==> flow/design.v <==
`timescale 1ns / 1ps
module zero00_99_00
    (input Clk,UpOrDown,pause,
    output [7 : 0] Count);
    reg [7 : 0] Count=0;
reg [1:0] Direction;  
always @(posedge Clk)
begin
if (pause)
 Count<=Count;
 else
    if (UpOrDown == 1) begin  
        if (Direction == 0) begin  
            if (Count == 99)
                Direction <= 1;  
            else
                Count <= Count + 1;  
					 end
					 else begin  
            if (Count == 0)
                Direction <= 0;  
            else
                Count <= Count - 1;  
        end
    end
    else begin  
        if (Direction == 0) begin  
            if (Count == 0)
                Direction <= 1;  
            else
				Count <= Count - 1;  
        end
	else begin  
            if (Count == 99)
                Direction <= 0;  
            else
                Count <= Count + 1;  
        end
    end
end	  
endmodule
### From RTL to reports: zero00_99_00

What the tools print for zero00_99_00, step after step.
Line numbers count from 1 in the design file above.
Not given: n/a

* design top: zero00_99_00
* clock: Clk
* cell library: sky130hd
* corner: tt_025C_1v80

### Word level

Yosys after proc, flatten, opt, wreduce and memory -nomap, before mapping. Memory bits, and registers merged into a memory's read port (data or address), are not among the register bits. Print and check cells are not counted. Equal cells are merged and count once.

* shift operators: 0
* reduce/logical cells: 4
* bitwise operators: 1
* equal/unequal tests: 4
* add/sub/neg operators: 2
* $mul: 0
* magnitude comparators: 0
* mux-type cells: 12
* div/mod/pow operators: 0

Operators by type and width (number)
* 8-bit two-way mux: 5
* 2-bit two-way mux: 7
* 8-bit by 1-bit adder with 8-bit output with constant B: 1
* 8-bit by 1-bit subtractor with 8-bit output with constant B: 1
* 8-bit by 7-bit == test with 1-bit output with constant B: 1
* 8-bit logical NOT: 1
* 3-bit by 2-bit != test with 1-bit output with constant B: 2
* 5-bit AND reduction: 1
* 3-bit by 1-bit != test with 1-bit output with constant B: 1
* 3-bit nonzero test: 1
* 2-bit logical NOT: 1
* 1-bit inverter: 1

* bits in latches: 0
* memory bits (writable): 0
* memories kept: 0
* output and inout bits: 8
* input port bits: 3
* cells after elaboration: 25
* clocked read ports x word width: 0
* bits in registers: 10
* bits in read-only memories: 0

### Logic depth

Longest topological path by Yosys (ltp), each cell counted once; first at word level (registers and memories cut), then after technology mapping (sequential cells cut; the memories' decode and read muxes count).

* word-level depth: 4
* ABC_AREA: 0
* gate-level depth with buffers: 7
* gate-level depth less buffers: 6

### Mapped cells and area

Source: synth_stat.txt of the flow (Yosys; design flattened, memories mapped). It holds for the ABC_AREA given above (unset counts as 0); a run with the other value may have another netlist.

Cells by type
* sky130_fd_sc_hd__edfxtp_1: number 8, total area 240.23 um^2
* sky130_fd_sc_hd__dfxtp_1: number 2, total area 40.038 um^2
* sky130_fd_sc_hd__ha_1: number 3, total area 37.536 um^2
* sky130_fd_sc_hd__nor2_1: number 10, total area 37.536 um^2
* sky130_fd_sc_hd__a21oi_1: number 5, total area 25.024 um^2
* sky130_fd_sc_hd__nor3_1: number 5, total area 25.024 um^2
* sky130_fd_sc_hd__nor4b_4: number 1, total area 23.773 um^2
* sky130_fd_sc_hd__inv_1: number 6, total area 22.522 um^2
* sky130_fd_sc_hd__nand2_1: number 5, total area 18.768 um^2
* sky130_fd_sc_hd__nand4_1: number 3, total area 18.768 um^2
* sky130_fd_sc_hd__a211o_1: number 2, total area 17.517 um^2
* sky130_fd_sc_hd__a221oi_1: number 2, total area 17.517 um^2
* sky130_fd_sc_hd__a41oi_1: number 2, total area 17.517 um^2
* sky130_fd_sc_hd__xnor2_1: number 2, total area 17.517 um^2
* sky130_fd_sc_hd__nor3_4: number 1, total area 16.266 um^2
* sky130_fd_sc_hd__xor2_2: number 1, total area 16.266 um^2
* sky130_fd_sc_hd__a2111oi_2: number 1, total area 15.014 um^2
* sky130_fd_sc_hd__nand3_1: number 3, total area 15.014 um^2

Other cell types: 21; their cells: 26.

* cell count: 88
* buffer cells: 5
* cell area after synthesis: 804.5 um^2
* flip-flop cells: 10
* sequential part of the area: 280.3 um^2

### Worst setup path after synthesis

Source: OpenSTA report_checks on the synthesized netlist (no wires, ideal clock, input and output delay 20% of the period each), path of least setup slack; recovery checks are left aside. Register names are those of the netlist, which keeps one name where synthesis merged equal registers.

* kind: input to register
* start point: in UpOrDown
* end point: reg Count[2]
* slack: 2363 ps
* library setup time: 261 ps
* buffers on the path: 1
* driving pins on the path: 5
* launch time at the first pin: 886 ps
* external input delay: 886 ps
* period: 4430 ps
* delay of the path: 1181 ps
* arrival time: 1806 ps
* data required time: 4169 ps
* synthesis period reached: 2067 ps

"delay of the path" = arrival - input delay + setup time.
"driving pins on the path": output pins that drive a net of the path, with the launching flip-flop's if there is one; two outputs of one cell count as two.
"synthesis period reached" = period - worst setup slack (recovery checks aside). The figure is calculated, with input and output delays left at 20% of the set period.
Between the ends stands the longest chain of elaborated cells between them, by number of cells; it is not shown to be the way that was timed. Of several equally long chains one is given.
Each line given opens the expression or statement behind the cell; cells for indexed reads and writes are added by Yosys, which also makes memories of some case tables.
At most two assigning lines are given for a register; there are more.

* path through: sky130_fd_sc_hd__buf_2 -> sky130_fd_sc_hd__xnor2_1 -> sky130_fd_sc_hd__a21oi_2 -> sky130_fd_sc_hd__a221oi_1 -> sky130_fd_sc_hd__nor2_1
* cells in the longest elaborated chain: 1
* elaborated cells between the ends (all ways): 1
* source lines of those cells: 1
* those cells by class: mux (1)

RTL lines, path post-synthesis
* from (decl): line 3 `(input Clk,UpOrDown,pause,`
* 8-bit two-way mux: line 12 `if (UpOrDown == 1) begin`
* to (assign): line 10 `Count<=Count;`
* to (assign): line 17 `Count <= Count + 1;`
* to (decl): line 4 `output [7 : 0] Count);`

### Worst path after layout

Path of least setup slack in the final report of job 2 (OpenROAD, finished layout, wires in). Where an end is a register, its clock arrival counts in the times.
The report prints the path's times to 10 ps; the period is as set.

* kind: register to register
* start point: reg Count[1]
* end point: reg Count[4]
* slack: 200 ps
* buffers on the path: 1
* data required time: 2210 ps
* arrival time: 2000 ps
* launch time at the first pin: 280 ps
* driving pins on the path: 8
* library setup time: 250 ps
* period: 2180 ps

Between the ends stands the longest chain of elaborated cells between them, by number of cells; it is not shown to be the way that was timed. Of several equally long chains one is given.
At most two assigning lines are given for a register; there are more.

* path through: sky130_fd_sc_hd__edfxtp_1 -> sky130_fd_sc_hd__inv_1 -> sky130_fd_sc_hd__ha_1 -> sky130_fd_sc_hd__nor4b_4 -> sky130_fd_sc_hd__buf_4 -> sky130_fd_sc_hd__a21oi_2 -> sky130_fd_sc_hd__a221oi_1 -> sky130_fd_sc_hd__a21oi_1
* cells in the longest elaborated chain: 4
* elaborated cells between the ends (all ways): 9
* those cells by class: add/sub (2); eq/ne (1); mux (5); reduce/logical (1)

RTL lines, path post-layout
* from (decl): line 4 `output [7 : 0] Count);`
* from (assign): line 10 `Count<=Count;`
* from (assign): line 17 `Count <= Count + 1;`
* 8-bit by 1-bit adder with 8-bit output: line 37 `Count <= Count + 1;`
* 8-bit two-way mux: line 34 `if (Count == 99)`
* 8-bit two-way mux: line 27 `if (Direction == 0) begin`
* 8-bit two-way mux: line 12 `if (UpOrDown == 1) begin`
* to (assign): line 10
* to (assign): line 17
* to (decl): line 4

Data sheet: physical implementation of zero00_99_00

zero00_99_00 through Yosys and OpenROAD on sky130hd: 2 stored runs, unordered, with their settings and measured results. The constraints put input and output delay at 20% of the set period each and load the outputs with 0.01 pF.
"achieved clock period": clock period set for the run, less the worst setup slack. It is reckoned from that one timing run; input and output delays stay at 20% of the period that was set.
"critical path time" = time allowed to the worst setup path (clock period - input delay - output delay, where it has them) - its slack; a late launch clock adds to it, a late capture clock takes from it.
"total power of the final layout" rests on the timing tool's default activity at the inputs, not on a simulated workload.
"critical path time" is given in steps of 10 ps.

### Job 1

Settings: `period_ns=1.47`, `CORE_UTILIZATION=58`, `SETUP_SLACK_MARGIN=0.43`, `CORE_ASPECT_RATIO=0.61`, `CELL_PAD_IN_SITES_GLOBAL_PLACEMENT=0`, `CELL_PAD_IN_SITES_DETAIL_PLACEMENT=2`, `ABC_AREA=1`, `GPL_TIMING_DRIVEN=1`, `GPL_ROUTABILITY_DRIVEN=0`, `CTS_CLUSTER_SIZE=89`, `SLEW_MARGIN=5`, `CAP_MARGIN=20`, `CORE_MARGIN=2`

No final report: placement broke off with DPL-0033.

### Job 2

Settings: `period_ns=2.18`, `CORE_UTILIZATION=62`, `SETUP_SLACK_MARGIN=0.17`, `PLACE_DENSITY_LB_ADDON=0.16`, `CORE_MARGIN=9`, `GPL_ROUTABILITY_DRIVEN=0`, `CAP_MARGIN=25`, `SLEW_MARGIN=0`

- Total negative slack: 0 ps
- Post-layout utilization: 0.892
- Critical path time: 1,980 ps
- Type of the worst setup path: register to register
- Setup slack of the critical path: 203 ps
- Synthesized cell area: 804.5 um^2
- Standard-cell area after routing: 1,031.0 um^2
- Worst hold slack: 471 ps
- Achieved clock period: 1,977 ps
- Total power of the final layout: 586.5 µW
- Total die area: 2,918.2 um^2
